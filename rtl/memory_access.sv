==> flow/design.v <==
package riscv_definitions;
localparam REG_ADDR = 5;
localparam DATA_WIDTH = 32;
localparam REG_COUNT = 32;
localparam RAM_AMOUNT = 4;
    typedef logic [DATA_WIDTH-1:0] dataBus_t;
    typedef enum logic [6:0] {
        LUI    = 7'b0110111,   
        AUIPC  = 7'b0010111,   
        JAL    = 7'b1101111,   
        JALR   = 7'b1100111,   
        BRCH_S = 7'b1100011,   
        LOAD_S = 7'b0000011,   
        STORE_S = 7'b0100011,  
        ALUI_S = 7'b0010011,   
        ALU_S  = 7'b0110011    
    } opcodeType;
    typedef enum logic [2:0] {
        IMM_I = 3'b000,   
        IMM_IS = 3'b001,  
        IMM_S = 3'b010,   
        IMM_B = 3'b011,   
        IMM_U = 3'b100,   
        IMM_J = 3'b101    
    } imm_src_t;
    typedef enum logic [3:0] {
        ALU_ADD    = 4'b0000,  
        ALU_SLL    = 4'b0001,  
        ALU_LT     = 4'b0010,  
        ALU_LTU    = 4'b0011,  
        ALU_XOR    = 4'b0100,  
        ALU_SRL    = 4'b0101,  
        ALU_OR     = 4'b0110,  
        ALU_AND    = 4'b0111,  
        ALU_SUB    = 4'b1000,  
        ALU_SRA    = 4'b1001,  
        ALU_BPS2   = 4'b1010,  
        ALU_EQUAL  = 4'b1011,  
        ALU_NEQUAL = 4'b1100,  
        ALU_GT     = 4'b1101,  
        ALU_GTU    = 4'b1111   
    } aluOpType;
    typedef enum logic {
        RS1 = 1'b0,
        PC = 1'b1
    } aluSrc1_e;
    typedef enum logic {
        RS2 = 1'b0, 
        IMM = 1'b1
    } aluSrc2_e;
endpackage: riscv_definitions
`timescale 1ns / 1ps
import riscv_definitions::*;   
module memory_access(
    input  logic        clk,                
    input  logic        rst_n,              
    input  logic        clk_en,             
    input  logic [31:0] i_data_rd,            
    input  logic        i_ex_mem_to_reg,      
    input  logic        i_ex_rw_sel,          
    input  logic        i_ex_reg_wr,          
    input  logic        i_ex_mem_rd,          
    input  logic        i_ex_mem_wr,          
    input  logic [31:0] i_ex_pc_plus_4,       
    input  logic [31:0] i_ex_alu_result,      
    input  logic [31:0] i_ex_reg_read_data2,  
    input  logic  [4:0] i_ex_reg_dest,        
    input  logic  [2:0] i_ex_funct3,          
    input  logic  [6:0] i_ex_funct7,          
    output logic [31:0] o_data_wr,            
    output logic [31:0] o_data_addr,          
    output logic  [3:0] o_data_rd_en_ctrl,    
    output logic        o_data_rd_en_ma,      
    output logic        o_data_wr_en_ma,      
    output logic        o_ma_mem_to_reg,      
    output logic        o_ma_rw_sel,          
    output logic [31:0] o_ma_pc_plus_4,       
    output logic [31:0] o_ma_read_data,       
    output logic [31:0] o_ma_result,          
    output logic  [4:0] o_ma_reg_dest,        
    output logic        o_ma_reg_wr           
);
    assign o_data_wr       = i_ex_reg_read_data2;
    assign o_data_addr     = i_ex_alu_result;
    assign o_data_rd_en_ma = i_ex_mem_rd;
    assign o_data_wr_en_ma = i_ex_mem_wr;
    always_comb begin
        case (i_ex_funct3)
            3'b000: o_data_rd_en_ctrl = 4'b0001;  
            3'b001: o_data_rd_en_ctrl = 4'b00111;  
            3'b010: o_data_rd_en_ctrl = 4'b1111;  
            default: o_data_rd_en_ctrl = 4'b1111;  
        endcase
    end
    always_ff @(posedge clk or negedge rst_n) begin
        if (!rst_n) begin
            o_ma_mem_to_reg   <= 0;
            o_ma_rw_sel       <= 0;
            o_ma_pc_plus_4    <= 0;
            o_ma_read_data    <= 0;
            o_ma_result       <= 0;
            o_ma_reg_dest     <= 0;
            o_ma_reg_wr       <= 0;
        end else if (clk_en) begin
            o_ma_mem_to_reg   <= i_ex_mem_to_reg;
            o_ma_rw_sel       <= i_ex_rw_sel;
            o_ma_pc_plus_4    <= i_ex_pc_plus_4;
            o_ma_result       <= i_ex_alu_result;
            o_ma_reg_dest     <= i_ex_reg_dest;
            o_ma_reg_wr       <= i_ex_reg_wr;
            case (i_ex_funct3)
                3'b000:   
                    o_ma_read_data <= {{24{i_data_rd[7]}}, i_data_rd[7:0]};
                3'b001:   
                    o_ma_read_data <= {{16{i_data_rd[15]}}, i_data_rd[15:0]};
                3'b010:   
                    o_ma_read_data <= i_data_rd;
                3'b100:   
                    o_ma_read_data <= {24'b0, i_data_rd[7:0]};
                3'b101:   
                    o_ma_read_data <= {16'b0, i_data_rd[15:0]};
                default:
                    o_ma_read_data <= i_data_rd;  
            endcase
        end
    end
endmodule
From RTL to reports: memory_access
The steps from the RTL of memory_access to its reports follow in flow order.
Lines are those of the file above, counted from 1.
Cell names lack the library's common part.
Not given: -
Inputs
  top: memory_access
  clock: clk
  standard-cell library: sky130hd
  corner: tt_025C_1v80

After elaboration
Source: Yosys, flattened and elaborated, memories not mapped. Widths are those after wreduce; folded enables and synchronous resets count as part of the registers. Registers that Yosys merges into a memory's read port (data or address) are not register bits. Print and check cells do not count. Equal cells are merged and count once.
Cells by class
  add/subtract/negate cells: 0
  multipliers: 0
  divide/modulo/power cells: 0
  $lt $le $gt $ge: 0
  equal/unequal tests: 3
  shift operators: 0
  mux-type cells: 2
  bitwise logic cells: 0
  reduce/logical cells: 1
Operators with widths (number)
  parallel mux 32 bit (select 4 bit): 1
  parallel mux 4 bit (select 2 bit): 1
  == test 3 bit with constant B: 2
  == test 3 x 1 -> 1 bit with constant B: 1
  zero test 3 bit: 1
Bit counts
  register bits: 104
  bits in latches: 0
  bits in writable memories: 0
  ROM bits: 0
  word width x clocked read ports: 0
  memories: 0
  input bits: 151
  output and inout bits: 174

Longest topological paths
Depth = most cells in a row (Yosys ltp): at word level without a register or memory, in the mapped netlist without a sequential cell, where the memories' decode and read muxes count.
Logic depth
  word-level depth: 2
  ABC_AREA: 0
  gate-level depth with buffers: 5
  depth with buffers taken out: 3

Netlist
Yosys stat after the flow's synthesis: flattened, memories mapped to cells. It holds for the ABC_AREA given above (unset counts as 0); a run with the other value may have another netlist.
Totals and module areas in this step are rounded.
Mapped netlist
  mapped cells: 332
  synthesis area: 0.00458 mm²
  flip-flops: 104
  buffers: 85
Cells by type
  dfrtp_1: number 104, total area 2.6E+03 µm²
  mux2_2: number 80, total area 900.864 µm²
  buf_4: number 68, total area 510.49 µm²
  a311o_2: number 14, total area 157.651 µm²
  nor2b_1: number 16, total area 100.096 µm²
  o221ai_1: number 8, total area 70.067 µm²
  buf_2: number 11, total area 55.053 µm²
  inv_1: number 8, total area 30.029 µm²
  nand2_1: number 8, total area 30.029 µm²
  buf_6: number 2, total area 22.522 µm²
  a311o_1: number 2, total area 20.019 µm²
  nor3b_4: number 1, total area 18.768 µm²
  clkbuf_1: number 3, total area 11.261 µm²
  mux2i_1: number 1, total area 10.01 µm²
  nand4b_1: number 1, total area 8.758 µm²
  or2_4: number 1, total area 8.758 µm²
  nor2_2: number 1, total area 6.256 µm²
  or3_1: number 1, total area 6.256 µm²
Other cell types: 2; their cells: 2.

Timing after synthesis
Path of least setup slack by OpenSTA after synthesis, without wires, with an ideal clock, recovery checks aside; 20% of the period is set as input and as output delay. Where synthesis merged equal registers, the netlist keeps one of their names.
Timing path post-synthesis
  path type: input to output
  start: in i_ex_funct3[1]
  end: out o_data_rd_en_ctrl[2]
  period: 1.57 ns
  time at the first pin: 0.314 ns
  data arrival time: 0.996 ns
  data required time: 1.256 ns
  setup slack: 0.260 ns
  path delay: 0.682 ns
  driving pins on the path: 3
  path buffers: 2
  period reached after synthesis: 1.31 ns
"path delay" is the arrival time less input delay plus setup time.
At an output port there is no setup time.
"driving pins on the path": output pins that drive a net of the path, with the launching flip-flop's if there is one; two outputs of one cell count as two.
"period reached after synthesis" = period - worst setup slack (recovery checks aside). The figure is calculated, with input and output delays left at 20% of the set period.
Between the ends stands the longest chain of elaborated cells between them, by number of cells; it is not shown to be the way that was timed. Of several equally long chains one is given.
A line is the first line of the expression or statement that the cell stems from. Yosys adds cells for indexed reads and writes and turns some case tables into memories.
Between the ends, post-synthesis
  cells stage by stage: buf_6 -> or3_1 -> buf_4
  cells in the longest elaborated chain: 2
RTL lines, path post-synthesis
  start: declaration: line 68  | input  logic  [2:0] i_ex_funct3,
  == test 3 x 1 -> 1 bit: line 88  | case (i_ex_funct3)
  parallel mux 4 bit (select 2 bit): line 88
  end: declaration: line 72  | output logic  [3:0] o_data_rd_en_ctrl,
Nets of the timed path that keep an RTL name, with a line that drives or declares them; the list need not be complete.
Nets with RTL names, path post-synthesis (line)
  o_data_rd_en_ctrl[1]: 88

Worst path after layout
From the final timing report of run 1: the path of least setup slack in the routed layout; clock arrival at registers is part of the times.
Timing path after layout
  path type: input to output
  start: in i_ex_funct3[1]
  end: out o_data_rd_en_ctrl[2]
  period: 1.55 ns
  time at the first pin: 0.31 ns
  data arrival time: 1.20 ns
  data required time: 1.24 ns
  setup slack: 0.04 ns
  driving pins on the path: 3
  path buffers: 2
Between the ends stands the longest chain of elaborated cells between them, by number of cells; it is not shown to be the way that was timed. Of several equally long chains one is given.
Between the ends, after layout
  cells stage by stage: dlygate4sd2_1 -> or3_1 -> clkdlybuf4s15_2
  cells in the longest elaborated chain: 2
RTL lines, path after layout
  start: declaration: line 68  | input  logic  [2:0] i_ex_funct3,
  == test 3 x 1 -> 1 bit: line 88  | case (i_ex_funct3)
  parallel mux 4 bit (select 2 bit): line 88
  end: declaration: line 72  | output logic  [3:0] o_data_rd_en_ctrl,

Wiki page: memory_access / flow data

Settings and measured results of 2 stored flow runs for module memory_access (sky130hd), not sorted in any way. The constraints put input and output delay at 20% of the set period each and load the outputs with 0.01 pF.
"worst setup path time": the worst setup path's part of the clock period (all of it between registers, 20% less for each end at a port) less its slack. A launch clock that arrives late makes it longer, a capture clock that arrives late makes it shorter.
Measured values are rounded.

Run 1
==> flow/run.sh <==
#!/bin/bash
# the make line also repeats the synthesis and layout settings of config.mk as NAME=value (left out here)
make -C /OpenROAD-flow-scripts/flow DESIGN_CONFIG=/design/flow/config.mk WORK_HOME=/design/flow/orfs CLKGATE_MAP_FILE= finish
==> flow/config.mk <==
export PLATFORM = sky130hd
export DESIGN_NAME = memory_access
export DESIGN_NICKNAME = memory_access
export VERILOG_FILES = /design/flow/design.v
export SDC_FILE = /design/flow/constraint.sdc
export NUM_CORES = 4
export LEC_CHECK = 0
export ABC_AREA = 0
export CAP_MARGIN = 5
export CELL_PAD_IN_SITES_DETAIL_PLACEMENT = 0
export CORE_ASPECT_RATIO = 0.85
export CORE_MARGIN = 7
export CORE_UTILIZATION = 47
export CTS_CLUSTER_SIZE = 20
export GPL_TIMING_DRIVEN = 1
export PLACE_DENSITY_LB_ADDON = 0.09
export SLEW_MARGIN = 5
export TNS_END_PERCENT = 75
==> flow/constraint.sdc <==
create_clock -name core_clock -period 1.55 [get_ports {clk}]
set_input_delay 0.3100 -clock core_clock [delete_from_list [all_inputs] [get_ports {clk}]]
set_output_delay 0.3100 -clock core_clock [all_outputs]
set_load 0.01 [all_outputs]

==> results of run 1 <==
chip area after synthesis (Yosys): 0.00458 mm²
die area: 0.0127 mm²
standard-cell area of the final layout: 0.00695 mm²
worst setup slack after layout: 0.042 ns
total negative slack: 0.000 ns
worst setup path time: 0.89 ns
worst setup path kind: input to output

Run 2
==> flow/run.sh <==
#!/bin/bash
# the make line also repeats the synthesis and layout settings of config.mk as NAME=value (left out here)
make -C /OpenROAD-flow-scripts/flow DESIGN_CONFIG=/design/flow/config.mk WORK_HOME=/design/flow/orfs CLKGATE_MAP_FILE= finish
==> flow/config.mk <==
export PLATFORM = sky130hd
export DESIGN_NAME = memory_access
export DESIGN_NICKNAME = memory_access
export VERILOG_FILES = /design/flow/design.v
export SDC_FILE = /design/flow/constraint.sdc
export NUM_CORES = 4
export LEC_CHECK = 0
export CAP_MARGIN = 20
export CORE_ASPECT_RATIO = 1.32
export CORE_MARGIN = 2
export CORE_UTILIZATION = 55
export CTS_CLUSTER_DIAMETER = 33
export GPL_ROUTABILITY_DRIVEN = 0
export MAX_ROUTING_LAYER = met5
export MIN_ROUTING_LAYER = met2
export PLACE_DENSITY_LB_ADDON = 0.3
export SLEW_MARGIN = 25
==> flow/constraint.sdc <==
create_clock -name core_clock -period 1.32 [get_ports {clk}]
set_input_delay 0.2640 -clock core_clock [delete_from_list [all_inputs] [get_ports {clk}]]
set_output_delay 0.2640 -clock core_clock [all_outputs]
set_load 0.01 [all_outputs]

==> results of run 2 <==
chip area after synthesis (Yosys): 0.00458 mm²
die area: 0.00907 mm²
standard-cell area of the final layout: 0.007 mm²
worst setup slack after layout: -0.007 ns
total negative slack: -0.019 ns
worst setup path time: 1.06 ns
worst setup path kind: register to output
